==> flow/design.v <==
`timescale 1ns/1ps 
module MyRGB (
  input               source_valid,
  output              source_ready,
  input      [7:0]    source_payload_red,
  input      [7:0]    source_payload_green,
  input      [7:0]    source_payload_blue,
  output              sink_valid,
  input               sink_ready,
  output     [7:0]    sink_payload_red,
  output     [7:0]    sink_payload_green,
  output     [7:0]    sink_payload_blue,
  input               clk,
  input               resetn
);
  wire                source_s2mPipe_valid;
  reg                 source_s2mPipe_ready;
  wire       [7:0]    source_s2mPipe_payload_red;
  wire       [7:0]    source_s2mPipe_payload_green;
  wire       [7:0]    source_s2mPipe_payload_blue;
  reg                 source_rValid;
  reg        [7:0]    source_rData_red;
  reg        [7:0]    source_rData_green;
  reg        [7:0]    source_rData_blue;
  wire                source_s2mPipe_m2sPipe_valid;
  wire                source_s2mPipe_m2sPipe_ready;
  wire       [7:0]    source_s2mPipe_m2sPipe_payload_red;
  wire       [7:0]    source_s2mPipe_m2sPipe_payload_green;
  wire       [7:0]    source_s2mPipe_m2sPipe_payload_blue;
  reg                 source_s2mPipe_rValid;
  reg        [7:0]    source_s2mPipe_rData_red;
  reg        [7:0]    source_s2mPipe_rData_green;
  reg        [7:0]    source_s2mPipe_rData_blue;
  wire                when_Stream_l342;
  assign source_ready = (! source_rValid);
  assign source_s2mPipe_valid = (source_valid || source_rValid);
  assign source_s2mPipe_payload_red = (source_rValid ? source_rData_red : source_payload_red);
  assign source_s2mPipe_payload_green = (source_rValid ? source_rData_green : source_payload_green);
  assign source_s2mPipe_payload_blue = (source_rValid ? source_rData_blue : source_payload_blue);
  always @(*) begin
    source_s2mPipe_ready = source_s2mPipe_m2sPipe_ready;
    if(when_Stream_l342) begin
      source_s2mPipe_ready = 1'b1;
    end
  end
  assign when_Stream_l342 = (! source_s2mPipe_m2sPipe_valid);
  assign source_s2mPipe_m2sPipe_valid = source_s2mPipe_rValid;
  assign source_s2mPipe_m2sPipe_payload_red = source_s2mPipe_rData_red;
  assign source_s2mPipe_m2sPipe_payload_green = source_s2mPipe_rData_green;
  assign source_s2mPipe_m2sPipe_payload_blue = source_s2mPipe_rData_blue;
  assign sink_valid = source_s2mPipe_m2sPipe_valid;
  assign source_s2mPipe_m2sPipe_ready = sink_ready;
  assign sink_payload_red = source_s2mPipe_m2sPipe_payload_red;
  assign sink_payload_green = source_s2mPipe_m2sPipe_payload_green;
  assign sink_payload_blue = source_s2mPipe_m2sPipe_payload_blue;
  always @(posedge clk or negedge resetn) begin
    if(!resetn) begin
      source_rValid <= 1'b0;
      source_s2mPipe_rValid <= 1'b0;
    end else begin
      if(source_valid) begin
        source_rValid <= 1'b1;
      end
      if(source_s2mPipe_ready) begin
        source_rValid <= 1'b0;
      end
      if(source_s2mPipe_ready) begin
        source_s2mPipe_rValid <= source_s2mPipe_valid;
      end
    end
  end
  always @(posedge clk) begin
    if(source_ready) begin
      source_rData_red <= source_payload_red;
      source_rData_green <= source_payload_green;
      source_rData_blue <= source_payload_blue;
    end
    if(source_s2mPipe_ready) begin
      source_s2mPipe_rData_red <= source_s2mPipe_payload_red;
      source_s2mPipe_rData_green <= source_s2mPipe_payload_green;
      source_s2mPipe_rData_blue <= source_s2mPipe_payload_blue;
    end
  end
endmodule
# From RTL to reports: MyRGB
# What the tools print for MyRGB, step after step.
# Lines are those of the file above, counted from 1.
# Operators: Yosys type, input widths -> output width; for muxes data width and select width s.
# Not given: n/a
dict set report inputs {
  top {MyRGB}
  clock_port {clk}
  cell_library {sky130hd}
  lib_corner {tt_025C_1v80}
}

# After elaboration
# Yosys after proc, flatten, opt, wreduce and memory -nomap, before mapping. Memory bits, and registers merged into a memory's read port (data or address), are not among the register bits. Print and check cells are not counted. Equal cells are merged and count once.
dict set report bits {
  register_bits 50
  in_bits 28
  out_inout_bits 26
  elab_cells 17
}
dict set report classes {
  n_mux 6
  n_reduce_logical 3
}
# op n
set ops {}
lappend ops {{$mux 8} 3}
lappend ops {{$mux 1} 3}
lappend ops {{$reduce_bool 2->1} 1}
lappend ops {{$logic_or 1x1->1} 1}
lappend ops {{$logic_not 1->1} 1}

# Depth
# Yosys ltp: most cells in a row. Word level: on the elaborated netlist, between registers, memories and ports. Mapped: between sequential cells and ports; inverters and the memories' decode and read muxes count.
dict set report depth {
  depth_word 2
  abc_area 0
  depth_mapped 4
  mapped_depth_nobuf 2
}

# Synthesis result
# The flow's flattened synthesis, as Yosys stat reports it; memories are mapped. The netlist is that of the ABC_AREA named above (0 if unset); the other value can give another one.
# The area totals of this step are shown rounded.
dict set report mapped {
  stdcells 82
  yosys_area_um2 1662
  seqArea_um2 1251
  flip_flops 50
  buf_cells 3
}
# type n type_area_um2
set types {}
lappend types {sky130_fd_sc_hd__edfxtp_1 24 720.691}
lappend types {sky130_fd_sc_hd__dfxtp_1 24 480.461}
lappend types {sky130_fd_sc_hd__mux2_4 18 270.259}
lappend types {sky130_fd_sc_hd__mux2_2 6 67.565}
lappend types {sky130_fd_sc_hd__dfrtp_1 2 50.048}
lappend types {sky130_fd_sc_hd__buf_12 2 40.038}
lappend types {sky130_fd_sc_hd__buf_6 1 11.261}
lappend types {sky130_fd_sc_hd__nor2_1 2 7.507}
lappend types {sky130_fd_sc_hd__nand2b_1 1 6.256}
lappend types {sky130_fd_sc_hd__inv_1 1 3.754}
lappend types {sky130_fd_sc_hd__nand2_1 1 3.754}

# Path before layout
# OpenSTA on the mapped netlist: ideal clock, no wires. The path of least setup slack (recovery checks aside). Input and output delay are each 20% of the period. Register names are those of the netlist, which keeps one name where synthesis merged equal registers.
dict set report synth_timing {
  path_kind {flip-flop to flip-flop}
  from {register source_s2mPipe_rValid}
  to {register source_s2mPipe_rData_blue[0]}
  period_ns 1.66
  launch_ns 0.000
  t_arrival_ns 1.022
  required_time_ns 1.274
  slack_ns 0.252
  path_delay_ns 1.408
  stages 2
  path_buffers 0
  synth_period_reached_ns 1.408
}
# "path_delay_ns" = arrival - input delay + setup time.
# "stages" counts driving pins, that of a launching flip-flop among them; a cell with two outputs on the path counts twice.
# "synth_period_reached_ns" = period - worst setup slack (recovery checks aside). The figure is calculated, with input and output delays left at 20% of the set period.
# The rows between start and end are the longest chain of elaborated cells between them; the timing report does not say that the signal goes this way. Where chains are equally long, one stands for them.
# A line is the first line of the expression or statement that the cell stems from. Yosys adds cells for indexed reads and writes and turns some case tables into memories.
dict set report synth_between {
  cell_sequence {sky130_fd_sc_hd__dfrtp_1 > sky130_fd_sc_hd__nand2b_1}
  elab_chain_len 1
}
# item line
set synth_lines {}
lappend synth_lines {{start, declared} 30} ;# reg                 source_s2mPipe_rValid;
lappend synth_lines {{start, assigned} 59} ;# source_s2mPipe_rValid <= 1'b0;
lappend synth_lines {{start, assigned} 68} ;# source_s2mPipe_rValid <= source_s2mPipe_valid;
lappend synth_lines {{$mux 1} 42} ;# if(when_Stream_l342) begin
lappend synth_lines {{end, assigned} 81} ;# source_s2mPipe_rData_blue <= source_s2mPipe_payload_blue;
lappend synth_lines {{end, declared} 33} ;# reg        [7:0]    source_s2mPipe_rData_blue;

# Timing after layout
# Path of least setup slack in the final report of run A (OpenROAD, finished layout, wires in). Where an end is a register, its clock arrival counts in the times.
dict set report layout_timing {
  path_kind {flip-flop to output port}
  from {register source_rValid}
  to {output source_ready}
  period_ns 1.94
  output_delay_ns 0.39
  launch_ns 0.29
  t_arrival_ns 1.27
  required_time_ns 1.55
  slack_ns 0.28
  stages 3
  path_buffers 1
}
# The rows between start and end are the longest chain of elaborated cells between them; the timing report does not say that the signal goes this way. Where chains are equally long, one stands for them.
# A register here has more assigning lines than the two given.
dict set report layout_between {
  cell_sequence {sky130_fd_sc_hd__dfrtp_1 > sky130_fd_sc_hd__inv_1 > sky130_fd_sc_hd__clkdlybuf4s50_1}
  elab_chain_len 1
}
# item line
set layout_lines {}
lappend layout_lines {{start, declared} 21} ;# reg                 source_rValid;
lappend layout_lines {{start, assigned} 58} ;# source_rValid <= 1'b0;
lappend layout_lines {{start, assigned} 62} ;# source_rValid <= 1'b1;
lappend layout_lines {{$logic_not 1->1} 35} ;# assign source_ready = (! source_rValid);
lappend layout_lines {{end, declared} 4} ;# output              source_ready,

Wiki page: MyRGB / flow data

Module MyRGB, platform sky130hd: 2 stored runs of the flow (Yosys, OpenROAD) with differing settings, in no particular order. Input and output delays are each 20% of the period that was set; the output load is 0.01 pF.
"achieved_clock_period_ns" = clock period - worst setup slack. The figure is calculated, with input and output delays left at 20% of the set period.
"worst_path_ns": the worst setup path's part of the clock period (all of it between registers, 20% less for each end at a port) less its slack. A launch clock that arrives late makes it longer, a capture clock that arrives late makes it shorter.
Measured values are rounded.

# run A
==> flow/run.sh <==
#!/bin/bash
# the make line also repeats the synthesis and layout settings of config.mk as NAME=value (left out here)
make -C /OpenROAD-flow-scripts/flow DESIGN_CONFIG=/design/flow/config.mk WORK_HOME=/design/flow/orfs CLKGATE_MAP_FILE= finish
==> flow/config.mk <==
export PLATFORM = sky130hd
export DESIGN_NAME = MyRGB
export DESIGN_NICKNAME = MyRGB
export VERILOG_FILES = /design/flow/design.v
export SDC_FILE = /design/flow/constraint.sdc
export NUM_CORES = 4
export LEC_CHECK = 0
export CAP_MARGIN = 20
export CORE_MARGIN = 2
export CORE_UTILIZATION = 40
export SLEW_MARGIN = 20
==> flow/constraint.sdc <==
create_clock -name core_clock -period 1.94 [get_ports {clk}]
set_input_delay 0.3880 -clock core_clock [delete_from_list [all_inputs] [get_ports {clk}]]
set_output_delay 0.3880 -clock core_clock [all_outputs]
set_load 0.01 [all_outputs]

==> run A: results <==
post_synth_area_um2=1662
fin_ws_ns=0.279
achieved_clock_period_ns=1.661
setup_tns_ns=0.000
post_route_util_pct=58.7
dieArea_um2=4685
worst_path_ns=1.27
worst_path_kind="flip-flop to output port"

# run B
==> flow/run.sh <==
#!/bin/bash
# the make line also repeats the synthesis and layout settings of config.mk as NAME=value (left out here)
make -C /OpenROAD-flow-scripts/flow DESIGN_CONFIG=/design/flow/config.mk WORK_HOME=/design/flow/orfs CLKGATE_MAP_FILE= finish
==> flow/config.mk <==
export PLATFORM = sky130hd
export DESIGN_NAME = MyRGB
export DESIGN_NICKNAME = MyRGB
export VERILOG_FILES = /design/flow/design.v
export SDC_FILE = /design/flow/constraint.sdc
export NUM_CORES = 4
export LEC_CHECK = 0
export CAP_MARGIN = 35
export CELL_PAD_IN_SITES_GLOBAL_PLACEMENT = 1
export CORE_ASPECT_RATIO = 0.77
export CORE_MARGIN = 6
export CORE_UTILIZATION = 47
export CTS_CLUSTER_SIZE = 64
export GPL_ROUTABILITY_DRIVEN = 0
export MAX_ROUTING_LAYER = met4
export MIN_ROUTING_LAYER = met2
export PLACE_DENSITY_LB_ADDON = 0.18
export SLEW_MARGIN = 0
==> flow/constraint.sdc <==
create_clock -name core_clock -period 0.975 [get_ports {clk}]
set_input_delay 0.1950 -clock core_clock [delete_from_list [all_inputs] [get_ports {clk}]]
set_output_delay 0.1950 -clock core_clock [all_outputs]
set_load 0.01 [all_outputs]

==> run B: results <==
post_synth_area_um2=1662
fin_ws_ns=-0.230
achieved_clock_period_ns=1.205
setup_tns_ns=-11.97
post_route_util_pct=72.5
dieArea_um2=5119
worst_path_ns=1.21
worst_path_kind="flip-flop to flip-flop"
